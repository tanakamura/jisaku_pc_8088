==> flow/design.v <==
`timescale 1ns/1ps
`default_nettype none
module axi_capture#(
                    ADDR_WIDTH=32
                    )
    (
     output wire axi_busy,
     output wire [7:0] read_data,
     input wire [ADDR_WIDTH-1:0] A,
     input wire [3:0] wstrb,
     input wire [31:0] D,
     input wire rdaddr_fetch,
     input wire wraddr_fetch,
     input wire wrdata_fetch,
     input wire RESETN,
     output wire [ADDR_WIDTH-1:0] AXI_awaddr,
     output wire AXI_awvalid,
     input wire AXI_awready,
     output wire AXI_wvalid,
     output wire [3:0] AXI_wstrb,
     output wire [31:0] AXI_wdata,
     input wire AXI_wready,
     output wire [ADDR_WIDTH-1:0] AXI_araddr,
     output wire AXI_arvalid,
     input wire AXI_arready,
     output wire AXI_rready,
     input wire AXI_rvalid,
     input wire [31:0] AXI_rdata,
     output wire AXI_bready,
     input wire [1:0] AXI_bresp,
     input wire AXI_bvalid,
     input wire AXI_CLK
     );
parameter AXI_ADDR32_UART_RX = 32'h4060_0000;
parameter AXI_ADDR32_UART_TX = 32'h4060_0004;
parameter AXI_ADDR32_UART_STAT = 32'h4060_0008;
parameter AXI_ADDR32_DRAM_BASE = 32'h8000_0000;
parameter AXI_ADDR32_SPI_FLASH_BASE = 32'h44a0_0000;
parameter AXI_ADDR32_SPI_BASE = 32'h44a1_0000;
parameter AXI_ADDR32_FLASH_XIP_BASE = 32'h0100_0000;
parameter integer ADDR_TYPE_NBIT = 3;
parameter ADDR_TYPE_INTERNAL_ROM = 3'd0;
parameter ADDR_TYPE_INTERNAL_RAM = 3'd1;
parameter ADDR_TYPE_INTERNAL_PERIPHERAL = 3'd2;
parameter ADDR_TYPE_AXI = 3'd5;
parameter ADDR_TYPE_UNKNOWN = 3'd6;
parameter ADDR_TYPE_NOT_OP = 3'd7;
    reg axi_rready;
    reg axi_arvalid;
    reg [7:0] axi_readdata;
    reg axi_awvalid;
    reg axi_wvalid;
    reg [3:0] axi_wstrb;
    reg [31:0] axi_wdata;
    reg [ADDR_WIDTH-1:0] axi_raddr;
    reg [ADDR_WIDTH-1:0] axi_waddr;
    var [7:0] read_data_axi;
    var rdaddr_fetched;
    var wraddr_fetched;
    var wrdata_fetched;
    var bresp_wait;
    assign AXI_bready = 1;
    assign AXI_wvalid = axi_wvalid;
    assign AXI_wdata = axi_wdata;
    assign AXI_wstrb = axi_wstrb;
    assign AXI_rready = axi_rready;
    assign AXI_awvalid = axi_awvalid;
    assign AXI_awaddr = {axi_waddr[ADDR_WIDTH-1:2], 2'b00};
    assign AXI_araddr = {axi_raddr[ADDR_WIDTH-1:2], 2'b00};
    assign AXI_arvalid = axi_arvalid;
    assign read_data = read_data_axi;
    assign axi_busy = axi_awvalid | axi_wvalid | axi_arvalid | axi_rready | bresp_wait;
    always @(posedge AXI_CLK)
      if (!RESETN) begin
          axi_rready <= 0;
          axi_arvalid <= 0;
          axi_awvalid <= 0;
          axi_wvalid <= 0;
          bresp_wait <= 0;
          rdaddr_fetched <= 0;
          wraddr_fetched <= 0;
          wrdata_fetched <= 0;
          read_data_axi <= 0;
      end else begin
          if ((!axi_busy) && (! rdaddr_fetched) && rdaddr_fetch) begin
              axi_arvalid <= 1;
              axi_rready <= 1;
              axi_raddr <= A;
              rdaddr_fetched <= 1;
          end else if (! rdaddr_fetch) begin
              rdaddr_fetched <= 0;
          end
          if ((!axi_busy) && (! wraddr_fetched) && (wraddr_fetch)) begin
              axi_awvalid <= 1;
              axi_waddr <= A;
              wraddr_fetched <= 1;
          end else if (! wraddr_fetch) begin
              wraddr_fetched <= 0;
          end
          if ((!axi_busy) && (!wrdata_fetched) && wrdata_fetch) begin
              axi_wvalid <= 1;
              axi_wstrb <= wstrb;
              axi_wdata <= D;
              bresp_wait <= 1;
              wrdata_fetched <= 1;
          end else if (!wrdata_fetch) begin
              wrdata_fetched <= 0;
          end
          if (axi_awvalid && AXI_awready) begin
              axi_awvalid <= 0;
          end
          if (axi_wvalid && AXI_wready) begin
              axi_wvalid <= 0;
          end
          if (axi_arvalid && AXI_arready) begin
              axi_arvalid <= 0;
          end
          if (AXI_bvalid) begin
              bresp_wait <= 0;
          end
          if (axi_rready && AXI_rvalid) begin
              case (axi_raddr[1:0])
                2'b00: read_data_axi <= AXI_rdata[7:0];
                2'b01: read_data_axi <= AXI_rdata[15:8];
                2'b10: read_data_axi <= AXI_rdata[23:16];
                2'b11: read_data_axi <= AXI_rdata[31:24];
              endcase
              axi_rready <= 0;
          end
      end
endmodule
`default_nettype wire
[Step by step through the tools: axi_capture]
What the tools print for axi_capture, step after step.
Line numbers count from 1 in the design file above.
Cell names lack the library's common part.
Not given: n/a
Set-up
  top: axi_capture
  clock: AXI_CLK
  standard-cell library: sky130hd
  timing corner: tt_025C_1v80

[Word-level counts]
Counts by Yosys on the flattened word-level netlist (proc, flatten, opt, wreduce; memories kept). Register bits leave out memories and registers merged into their read ports (data or address). Print and check cells are left out. Cells with the same type and inputs are merged into one.
Storage and ports
  input bits: 112
  elaborated cells: 54
  output and inout port bits: 114
  register bits: 116
Cells by class
  eq/ne operators: 6
  mux-type cells: 7
  reduce/logical cells: 23
  bitwise logic cells: 5
Operators with widths (count)
  8-bit case mux with 4-bit select: 1
  1-bit logical AND: 10
  2-bit OR reduction: 5
  2-bit by 1-bit != test with 1-bit output with constant B: 3
  2-bit AND reduction: 3
  1-bit two-way mux: 6
  1-bit bitwise OR: 4
  1-bit zero test: 4
  2-bit equality test with constant B: 2
  2-bit by 1-bit equality test with 1-bit output with constant B: 1
  2-bit zero test: 1
  1-bit inverter: 1

[Logic depth]
Longest topological path by Yosys (ltp), each cell counted once; first at word level (registers and memories cut), then after technology mapping (sequential cells cut; the memories' decode and read muxes count).
Depth
  depth in word-level cells: 8
  ABC_AREA: 0
  mapped depth: 5
  mapped depth without buffers: 3

[Netlist]
Yosys stat after the flow's synthesis: flattened, memories mapped to cells. It holds for the ABC_AREA given above (unset counts as 0); a run with the other value may have another netlist.
Synthesis totals
  flip-flops: 114
  chip area (Yosys): 4073.9 µm²
  buffers: 39
  area of sequential cells: 3263.1 µm²
  standard cells after synthesis: 215
Cell types
  edfxtp_1: count 98, area in all 2.94E+03 µm²
  dfxtp_1: count 16, area in all 320.307 µm²
  buf_4: count 35, area in all 262.752 µm²
  mux2_4: count 7, area in all 105.101 µm²
  mux2i_1: count 8, area in all 80.077 µm²
  a221o_1: count 7, area in all 70.067 µm²
  nor2b_1: count 7, area in all 43.792 µm²
  o211a_1: count 3, area in all 30.029 µm²
  o22ai_1: count 4, area in all 25.024 µm²
  buf_12: count 1, area in all 20.019 µm²
  nand2_1: count 5, area in all 18.768 µm²
  nor2_1: count 4, area in all 15.014 µm²
  nand2b_1: count 2, area in all 12.512 µm²
  nor4_2: count 1, area in all 12.512 µm²
  a21boi_2: count 1, area in all 11.261 µm²
  buf_6: count 1, area in all 11.261 µm²
  mux2_1: count 1, area in all 11.261 µm²
  and4_1: count 1, area in all 8.758 µm²
Other cell types: 11; their cells: 13.

[Timing after synthesis]
Path of least setup slack by OpenSTA after synthesis, without wires, with an ideal clock, recovery checks aside; 20% of the period is set as input and as output delay. Where synthesis merged equal registers, the netlist keeps one of their names.
Timing path post-synthesis
  kind: in2reg
  start: input port RESETN
  end: register axi_wdata[0]
  stages: 3
  period: 3.47 ns
  delay of the path: 2.350 ns
  setup slack: 0.425 ns
  data arrival time: 2.615 ns
  path buffers: 1
  library setup time: 0.429 ns
  required time: 3.041 ns
  time at the first pin: 0.694 ns
  external input delay: 0.694 ns
  synthesis period reached: 3.045 ns
"delay of the path" is the arrival time less input delay plus setup time.
"stages": output pins that drive a net of the path, with the launching flip-flop's if there is one; two outputs of one cell count as two.
"synthesis period reached" = period - worst setup slack (recovery checks aside). The figure is calculated, with input and output delays left at 20% of the set period.
Between the ends stands the longest chain of elaborated cells between them, by number of cells; it is not shown to be the way that was timed. Of several equally long chains one is given.
Each line given opens the expression or statement behind the cell; cells for indexed reads and writes are added by Yosys, which also makes memories of some case tables.
On the way, post-synthesis
  path through: buf_2 > nand3b_1 > nor2_1
  cells in the longest elaborated chain: 1
  elaborated cells between the ends (all ways): 1
  source lines of those cells: 0
  classes of those cells: reduce/logical: 1
RTL lines, path post-synthesis
  from (decl): line 15  | input wire RESETN,
  2-bit AND reduction
  to (assign): line 103  | axi_wdata <= D;
  to (decl): line 54  | reg [31:0] axi_wdata;

[Path in the finished layout]
From the final timing report of stored run 2: the path of least setup slack in the routed layout; clock arrival at registers is part of the times.
Timing path after layout
  kind: reg2out
  start: register axi_rready
  end: output port axi_busy
  data arrival time: 1.95 ns
  output delay: 0.58 ns
  period: 2.89 ns
  stages: 5
  setup slack: 0.36 ns
  required time: 2.31 ns
  time at the first pin: 0.39 ns
  path buffers: 1
Between the ends stands the longest chain of elaborated cells between them, by number of cells; it is not shown to be the way that was timed. Of several equally long chains one is given.
At most two assigning lines are given for a register; there are more.
On the way, after layout
  path through: dfxtp_1 > nor4_2 > and2b_1 > inv_1 > clkdlybuf4s50_1
  cells in the longest elaborated chain: 2
  elaborated cells between the ends (all ways): 2
  source lines of those cells: 1
  classes of those cells: logic: 2
RTL lines, path after layout
  from (decl): line 48  | reg axi_rready;
  from (assign): line 75  | axi_rready <= 0;
  from (assign): line 87  | axi_rready <= 1;
  1-bit bitwise OR x2: line 72  | assign axi_busy = axi_awvalid | axi_wvalid | axi_arvalid | axi_rready | bresp_wait;
  to (decl): line 7  | output wire axi_busy,

# Flow runs of axi_capture

Record of 2 stored runs of the RTL-to-layout flow on axi_capture, platform sky130hd. The runs are unordered. Constraints: input delay and output delay 20% of the set period each, output load 0.01 pF.
"achieved clock period (ns)" is the run's clock period less its worst setup slack. It is reckoned from that one timing run; input and output delays stay at 20% of the period that was set.
"worst setup path time (ns)": the worst setup path's part of the clock period (all of it between registers, 20% less for each end at a port) less its slack. A launch clock that arrives late makes it longer, a capture clock that arrives late makes it shorter.
"finish__power__total": no workload was simulated; the value follows from the tool's default switching activity.

Flow files of stored run 1
==> flow/run.sh <==
#!/bin/bash
# the make line also repeats the synthesis and layout settings of config.mk as NAME=value (left out here)
make -C /OpenROAD-flow-scripts/flow DESIGN_CONFIG=/design/flow/config.mk WORK_HOME=/design/flow/orfs CLKGATE_MAP_FILE= finish
==> flow/config.mk <==
export PLATFORM = sky130hd
export DESIGN_NAME = axi_capture
export DESIGN_NICKNAME = axi_capture
export VERILOG_FILES = /design/flow/design.v
export SDC_FILE = /design/flow/constraint.sdc
export NUM_CORES = 4
export LEC_CHECK = 0
export CAP_MARGIN = 20
export CELL_PAD_IN_SITES_DETAIL_PLACEMENT = 2
export CELL_PAD_IN_SITES_GLOBAL_PLACEMENT = 2
export CORE_ASPECT_RATIO = 1.86
export CORE_MARGIN = 2
export CORE_UTILIZATION = 48
export MAX_ROUTING_LAYER = met4
export MIN_ROUTING_LAYER = met2
export PLACE_DENSITY = 0.41
export SLEW_MARGIN = 20
==> flow/constraint.sdc <==
create_clock -name core_clock -period 5.25 [get_ports {AXI_CLK}]
set_input_delay 1.0500 -clock core_clock [delete_from_list [all_inputs] [get_ports {AXI_CLK}]]
set_output_delay 1.0500 -clock core_clock [all_outputs]
set_load 0.01 [all_outputs]

report of stored run 1: did not finish, place, tool error

Flow files of stored run 2
==> flow/run.sh <==
#!/bin/bash
# the make line also repeats the synthesis and layout settings of config.mk as NAME=value (left out here)
make -C /OpenROAD-flow-scripts/flow DESIGN_CONFIG=/design/flow/config.mk WORK_HOME=/design/flow/orfs CLKGATE_MAP_FILE= finish
==> flow/config.mk <==
export PLATFORM = sky130hd
export DESIGN_NAME = axi_capture
export DESIGN_NICKNAME = axi_capture
export VERILOG_FILES = /design/flow/design.v
export SDC_FILE = /design/flow/constraint.sdc
export NUM_CORES = 4
export LEC_CHECK = 0
export ABC_AREA = 0
export CAP_MARGIN = 25
export CORE_MARGIN = 2
export CORE_UTILIZATION = 31
export GPL_ROUTABILITY_DRIVEN = 1
export GPL_TIMING_DRIVEN = 0
export PLACE_DENSITY_LB_ADDON = 0.24
export SLEW_MARGIN = 20
export TNS_END_PERCENT = 60
==> flow/constraint.sdc <==
create_clock -name core_clock -period 2.89 [get_ports {AXI_CLK}]
set_input_delay 0.5780 -clock core_clock [delete_from_list [all_inputs] [get_ports {AXI_CLK}]]
set_output_delay 0.5780 -clock core_clock [all_outputs]
set_load 0.01 [all_outputs]

report of stored run 2
yosys chip area after synthesis (um^2): 4073.9
finish__design__die__area: 14074.3
finish__design__instance__area__stdcell: 7161.9
finish__design__instance__utilization: 0.5629
finish__timing__setup__ws: 0.358
finish__timing__setup__tns: 0.000
finish__timing__hold__ws: 0.480
finish__power__total: 4.861e-03
achieved clock period (ns): 2.532
worst setup path time (ns): 1.95
worst setup path kind: reg2out
