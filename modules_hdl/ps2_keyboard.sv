==> flow/design.v <==
`timescale 1ns/1ps
`default_nettype none
module ps2_keyboard
  #(parameter integer FIFO_DEPTH_BITS = 4)
    (input wire rstn,
     input wire ps2_clk,
     input wire ps2_data,
     input wire busclk,
     input wire pop,
     output wire [7:0] fifo_top,
     output wire rx_empty,
     output wire frame_error,
     output wire parity_error,
     output wire rx_overflow
     );
    reg [6:0] current;
    reg [3:0] pos;
    reg [7:0] fifo [0:(1<<FIFO_DEPTH_BITS)-1];
    reg [FIFO_DEPTH_BITS-1:0] r_fifo_head;
    reg [FIFO_DEPTH_BITS-1:0] r_fifo_tail;
    reg parity;
    reg r_frame_error;
    reg r_parity_error;
    reg r_rx_overflow;
    assign frame_error = r_frame_error;
    assign parity_error = r_parity_error;
    assign rx_overflow = r_rx_overflow;
    assign rx_empty = (r_fifo_head == r_fifo_tail);
    assign fifo_top = fifo[r_fifo_tail];
    wire [FIFO_DEPTH_BITS-1:0] next_head = r_fifo_head + 1;
    wire rx_full = (next_head == r_fifo_tail);
    reg clk_prev;
    reg [2:0] r_buf_cnt;
    reg [7:0] clk_buf;
    wire clk_stable = |clk_buf;
    always @(posedge busclk) begin
        if (!rstn) begin
            pos <= 4'd0;
            current <= 7'd0;
            r_frame_error <= 0;
            r_parity_error <= 0;
            r_rx_overflow <= 0;
            r_fifo_head <= 0;
            r_fifo_tail <= 0;
            r_buf_cnt <= 0;
            clk_prev <= 1;
        end else begin
            if (clk_prev == 1 && clk_stable == 0) begin  
                case (pos)
                  4'd0:                  
                    if (ps2_data == 0) begin
                        pos <= 4'd12;
                        parity <= 0;
                    end else begin
                        r_frame_error <= 1;
                    end
                  4'd12: begin            
                      current[0:0] <= ps2_data;
                      parity <= parity ^ ps2_data;
                      pos <= 4'd2;
                  end
                  4'd2: begin            
                      current[1:1] <= ps2_data;
                      parity <= parity ^ ps2_data;
                      pos <= 4'd3;
                  end
                  4'd3: begin            
                      current[2:2] <= ps2_data;
                      parity <= parity ^ ps2_data;
                      pos <= 4'd4;
                  end
                  4'd4: begin            
                      current[3:3] <= ps2_data;
                      parity <= parity ^ ps2_data;
                      pos <= 4'd5;
                  end
                  4'd5: begin            
                      current[4:4] <= ps2_data;
                      parity <= parity ^ ps2_data;
                      pos <= 4'd6;
                  end
                  4'd6: begin            
                      current[5:5] <= ps2_data;
                      parity <= parity ^ ps2_data;
                      pos <= 4'd7;
                  end
                  4'd7: begin            
                      current[6:6] <= ps2_data;
                      parity <= parity ^ ps2_data;
                      pos <= 4'd8;
                  end
                  4'd8: begin            
                      parity <= parity ^ ps2_data;
                      pos <= 4'd9;
                      if (rx_full) begin
                          r_rx_overflow <= 1;
                      end else begin
                          fifo[r_fifo_head][7:0] <= {ps2_data, current[6:0]};
                          r_fifo_head <= next_head;
                      end
                  end
                  4'd9: begin            
                      if ((parity ^ ps2_data) != 1) begin
                          r_parity_error <= 1;
                      end
                      pos <= 4'd10;
                  end
                  4'd10: begin           
                      if (ps2_data != 1) begin
                          r_frame_error <= 1;
                      end
                      pos <= 4'd0;
                  end
                  default:
                    ;
                endcase
            end
            clk_prev <= clk_stable;
            clk_buf[r_buf_cnt] <= ps2_clk;
            r_buf_cnt <= r_buf_cnt + 1;
            if (pop & !rx_empty) begin
                r_fifo_tail <= r_fifo_tail+1;
            end
        end
    end
endmodule
`default_nettype wire
### From RTL to reports: ps2_keyboard

What the tools print for ps2_keyboard, step after step.
Lines are those of the file above, counted from 1.
Operators: Yosys type, input widths -> output width; for muxes data width and select width s.
The mark -- stands for no value.

| design | value |
|---|---|
| top module | ps2_keyboard |
| clock | busclk |
| cell library | sky130hd |
| library corner | tt_025C_1v80 |

### Elaborated design

Yosys after proc, flatten, opt, wreduce and memory -nomap, before mapping. Print and check cells are not counted.
Yosys's memory passes give these memory sizes; they may raise the number of words (mostly to a power of two), join words into wider ones and drop unused or constant bits.

| bit counts | value |
|---|---|
| bits in read-only memories | 0 |
| memory cells | 1 |
| word-level cells | 90 |
| RAM bits | 128 |
| output and inout port bits | 12 |
| register bits after elaboration | 35 |
| bits in latches | 0 |
| bits of input ports | 5 |
| clocked read ports x word width | 8 |

Memory list:

| memory | words | bits a word | rd ports | wr ports | RTL line | source |
|---|---|---|---|---|---|---|
| fifo | 16 | 8 | 1 | 1 | 18 | `reg [7:0] fifo [0:(1<<FIFO_DEPTH_BITS)-1];` |

| operators by class | value |
|---|---|
| $lt $le $gt $ge | 0 |
| add/subtract/negate cells | 4 |
| shift operators | 2 |
| reduce/logical cells | 21 |
| equal/unequal tests | 16 |
| mux-type cells | 21 |
| multipliers | 0 |
| div/mod/pow operators | 0 |
| bitwise gates (word level) | 8 |

Operators with widths:

| kind | number |
|---|---|
| $pmux 4 s11 | 1 |
| $mux 8 | 4 |
| $mux 4 | 7 |
| $eq 4x3->1 const B | 4 |
| $eq 4x4->1 const B | 4 |
| $reduce_or 8->1 | 2 |
| $reduce_and 2->1 | 7 |
| $reduce_and 3->1 | 4 |
| $reduce_bool 11->1 | 1 |
| $shift 1x4->8 | 1 |
| $shift 1x4->8 const A | 1 |
| $add 4x1->4 const B | 2 |
| $eq 4x2->1 const B | 2 |
| $eq 4x4->1 | 2 |
| $reduce_and 4->1 | 2 |
| $and 8x8->8 | 1 |
| $or 8x8->8 | 1 |
| $not 8->8 | 1 |
| $mux 1 | 7 |
| $ne 2x2->1 const B | 3 |
| $reduce_bool 2->1 | 2 |
| $neg 3->4 | 1 |
| $logic_not 4->1 | 1 |
| $pmux 1 s2 | 2 |
| $add 3x1->3 const B | 1 |
| $xor 1x1->1 | 2 |
| $not 1->1 | 2 |
| $ne 1x1->1 const B | 1 |

Other operator kinds: 3; their cells: 3.

### Longest topological paths

Longest topological path by Yosys (ltp), each cell counted once; first at word level (registers and memories cut), then after technology mapping (sequential cells cut; the memories' decode and read muxes count).

| depth | value |
|---|---|
| word-level depth | 6 |
| ABC_AREA | 0 |
| gate-level depth with buffers | 7 |
| depth with buffers taken out | 6 |

### Mapped cells and area

The flow's flattened synthesis, as Yosys stat reports it; memories are mapped. The netlist is that of the ABC_AREA named above (0 if unset); the other value can give another one.
The area totals of this step are shown rounded.

| mapped netlist | value |
|---|---|
| sequential area | 4,855 um2 |
| buffer cells | 26 |
| standard cells after synthesis | 431 |
| synthesis area | 7,172 um2 |
| mapped flip-flops | 174 |

Cells by type:

| cell | number | area in all (um2) |
|---|---|---|
| sky130_fd_sc_hd__edfxtp_1 | 137 | 4.11E+03 |
| sky130_fd_sc_hd__mux4_1 | 32 | 840.806 |
| sky130_fd_sc_hd__dfxtp_1 | 37 | 740.71 |
| sky130_fd_sc_hd__mux4_2 | 8 | 180.173 |
| sky130_fd_sc_hd__nand2_1 | 38 | 142.637 |
| sky130_fd_sc_hd__ha_1 | 9 | 112.608 |
| sky130_fd_sc_hd__a21oi_1 | 21 | 105.101 |
| sky130_fd_sc_hd__nor2_1 | 25 | 93.84 |
| sky130_fd_sc_hd__nand3_1 | 14 | 70.067 |
| sky130_fd_sc_hd__nor4_1 | 10 | 62.56 |
| sky130_fd_sc_hd__o2111ai_1 | 6 | 52.55 |
| sky130_fd_sc_hd__mux2_2 | 4 | 45.043 |
| sky130_fd_sc_hd__nand4_1 | 7 | 43.792 |
| sky130_fd_sc_hd__xnor2_1 | 5 | 43.792 |
| sky130_fd_sc_hd__xor2_1 | 5 | 43.792 |
| sky130_fd_sc_hd__clkbuf_1 | 10 | 37.536 |
| sky130_fd_sc_hd__or3_1 | 6 | 37.536 |
| sky130_fd_sc_hd__o21ai_0 | 7 | 35.034 |

Other cell types: 24; their cells: 50.

### Worst setup path after synthesis

Source: OpenSTA report_checks on the synthesized netlist (no wires, ideal clock, input and output delay 20% of the period each), path of least setup slack; recovery checks are left aside. Register names are those of the netlist, which keeps one name where synthesis merged equal registers.

| timing path after synthesis | value |
|---|---|
| kind | reg-to-reg |
| from | register r_fifo_head[0] |
| to | memory fifo[0][0] |
| buffers on the path | 0 |
| path delay | 2,473 ps |
| time at the first pin | 0 ps |
| setup time | 395 ps |
| required time | 1,935 ps |
| path slack | -142 ps |
| stages on the path | 7 |
| clock period | 2,330 ps |
| arrival time | 2,078 ps |
| period reached after synthesis | 2,472 ps |

"path delay" is the arrival time less input delay plus setup time.
"stages on the path": output pins that drive a net of the path, with the launching flip-flop's if there is one; two outputs of one cell count as two.
"period reached after synthesis" = period - worst setup slack (recovery checks aside). The figure is calculated, with input and output delays left at 20% of the set period.
The path ends at the enable pin of a flip-flop; only ways to that pin are counted.

| between the ends, after synthesis | value |
|---|---|
| cells stage by stage | sky130_fd_sc_hd__dfxtp_1 sky130_fd_sc_hd__inv_1 sky130_fd_sc_hd__ha_1 sky130_fd_sc_hd__xnor2_1 sky130_fd_sc_hd__nand3_2 sky130_fd_sc_hd__o21ai_0 sky130_fd_sc_hd__nor4_1 |
| elaborated cells between the ends (all ways) | 10 |
| source lines of those cells | 6 |
| those cells by class | 1 x add/sub; 1 x eq/ne; 8 x mux |

RTL lines, path after synthesis:

| what | RTL line | source |
|---|---|---|
| start, declared | 19 | `reg [FIFO_DEPTH_BITS-1:0] r_fifo_head;` |
| start, assigned | 43 | `r_fifo_head <= 0;` |
| start, assigned | 99 | `r_fifo_head <= next_head;` |
| end, declared | 18 | `reg [7:0] fifo [0:(1<<FIFO_DEPTH_BITS)-1];` |

Chain of elaborated cells between the ends: none given.
Nets of the timed path that keep an RTL name, with a line that drives or declares them; the list need not be complete.

Named nets, after synthesis:

| net | RTL line | source |
|---|---|---|
| next_head[0] | 30 | `wire [FIFO_DEPTH_BITS-1:0] next_head = r_fifo_head + 1;` |
| next_head[1] | 30 |  |

### Path in the finished layout

Path of least setup slack in the final report of record 1 (OpenROAD, finished layout, wires in). Where an end is a register, its clock arrival counts in the times.
The report prints the path's times to 10 ps; the period is as set.

| timing path after layout | value |
|---|---|
| kind | reg-to-output |
| from | register (name not given) |
| to | output port fifo_top[1] |
| clock period | 2,570 ps |
| stages on the path | 6 |
| required time | 2,060 ps |
| buffers on the path | 3 |
| path slack | -220 ps |
| arrival time | 2,270 ps |
| external output delay | 510 ps |
| time at the first pin | 420 ps |

| between the ends, after layout | value |
|---|---|
| cells stage by stage | sky130_fd_sc_hd__dfxtp_4 sky130_fd_sc_hd__buf_12 sky130_fd_sc_hd__buf_16 sky130_fd_sc_hd__mux4_2 sky130_fd_sc_hd__mux4_2 sky130_fd_sc_hd__buf_6 |

RTL lines, path after layout:

| what | RTL line | source |
|---|---|---|
| end, declared | 10 | `output wire [7:0] fifo_top,` |

Chain of elaborated cells between the ends: none given.

Wiki page: ps2_keyboard / flow data

Top module ps2_keyboard; platform sky130hd; tools Yosys and OpenROAD; 2 stored runs in no particular order. Input and output delays are each 20% of the period that was set; the output load is 0.01 pF.
"period reached" = clock period - worst setup slack. The figure is calculated, with input and output delays left at 20% of the set period.
"critical path time": the worst setup path's part of the clock period (all of it between registers, 20% less for each end at a port) less its slack. A launch clock that arrives late makes it longer, a capture clock that arrives late makes it shorter.
By "total power of the final layout" is meant OpenSTA's value without simulated activity: inputs other than the clock are taken to toggle once in ten clock periods, and the tool carries that through the logic.
"critical path time" is known to 10 ps.
Values from the reports are rounded here.

## Record 1

==> flow/run.sh <==
#!/bin/bash
# the make line also repeats the synthesis and layout settings of config.mk as NAME=value (left out here)
make -C /OpenROAD-flow-scripts/flow DESIGN_CONFIG=/design/flow/config.mk WORK_HOME=/design/flow/orfs CLKGATE_MAP_FILE= finish
==> flow/config.mk <==
export PLATFORM = sky130hd
export DESIGN_NAME = ps2_keyboard
export DESIGN_NICKNAME = ps2_keyboard
export VERILOG_FILES = /design/flow/design.v
export SDC_FILE = /design/flow/constraint.sdc
export NUM_CORES = 4
export LEC_CHECK = 0
export CAP_MARGIN = 20
export CELL_PAD_IN_SITES_GLOBAL_PLACEMENT = 1
export CORE_MARGIN = 2
export CORE_UTILIZATION = 25
export CTS_CLUSTER_DIAMETER = 354
export CTS_CLUSTER_SIZE = 21
export GPL_TIMING_DRIVEN = 1
export MAX_ROUTING_LAYER = met5
export PLACE_DENSITY_LB_ADDON = 0.18
export SETUP_SLACK_MARGIN = -0.09
export SLEW_MARGIN = 5
export TNS_END_PERCENT = 20
==> flow/constraint.sdc <==
create_clock -name core_clock -period 2.57 [get_ports {busclk}]
set_input_delay 0.5140 -clock core_clock [delete_from_list [all_inputs] [get_ports {busclk}]]
set_output_delay 0.5140 -clock core_clock [all_outputs]
set_load 0.01 [all_outputs]

| result of record 1 | value |
|---|---|
| worst-case hold slack | 465 ps |
| die size | 30,060 um2 |
| standard-cell area of the final layout | 8,716 um2 |
| setup TNS | -1,336 ps |
| critical path time | 2,270 ps |
| kind of the worst setup path | reg-to-output |
| netlist area reported by Yosys | 7,172 um2 |
| worst slack on setup checks | -217 ps |
| period reached | 2,787 ps |
| total power of the final layout | 5,862 uW |
| utilization after routing | 30.6% |

## Record 2

==> flow/run.sh <==
#!/bin/bash
# the make line also repeats the synthesis and layout settings of config.mk as NAME=value (left out here)
make -C /OpenROAD-flow-scripts/flow DESIGN_CONFIG=/design/flow/config.mk WORK_HOME=/design/flow/orfs CLKGATE_MAP_FILE= finish
==> flow/config.mk <==
export PLATFORM = sky130hd
export DESIGN_NAME = ps2_keyboard
export DESIGN_NICKNAME = ps2_keyboard
export VERILOG_FILES = /design/flow/design.v
export SDC_FILE = /design/flow/constraint.sdc
export NUM_CORES = 4
export LEC_CHECK = 0
export ABC_AREA = 0
export CAP_MARGIN = 20
export CELL_PAD_IN_SITES_DETAIL_PLACEMENT = 1
export CELL_PAD_IN_SITES_GLOBAL_PLACEMENT = 0
export CORE_MARGIN = 2
export CORE_UTILIZATION = 29
export CTS_CLUSTER_SIZE = 83
export GPL_TIMING_DRIVEN = 1
export MAX_ROUTING_LAYER = met4
export PLACE_DENSITY = 0.91
export SETUP_SLACK_MARGIN = 0.44
export SLEW_MARGIN = 20
export TNS_END_PERCENT = 20
==> flow/constraint.sdc <==
create_clock -name core_clock -period 2.7 [get_ports {busclk}]
set_input_delay 0.5400 -clock core_clock [delete_from_list [all_inputs] [get_ports {busclk}]]
set_output_delay 0.5400 -clock core_clock [all_outputs]
set_load 0.01 [all_outputs]

| result of record 2 | value |
|---|---|
| critical path time | 2,320 ps |
| kind of the worst setup path | reg-to-output |
| utilization after routing | 36.6% |
| period reached | 2,859 ps |
| setup TNS | -833 ps |
| worst slack on setup checks | -159 ps |
| total power of the final layout | 5,343 uW |
| standard-cell area of the final layout | 8,910 um2 |
| worst-case hold slack | 479 ps |
| die size | 26,000 um2 |
| netlist area reported by Yosys | 7,172 um2 |
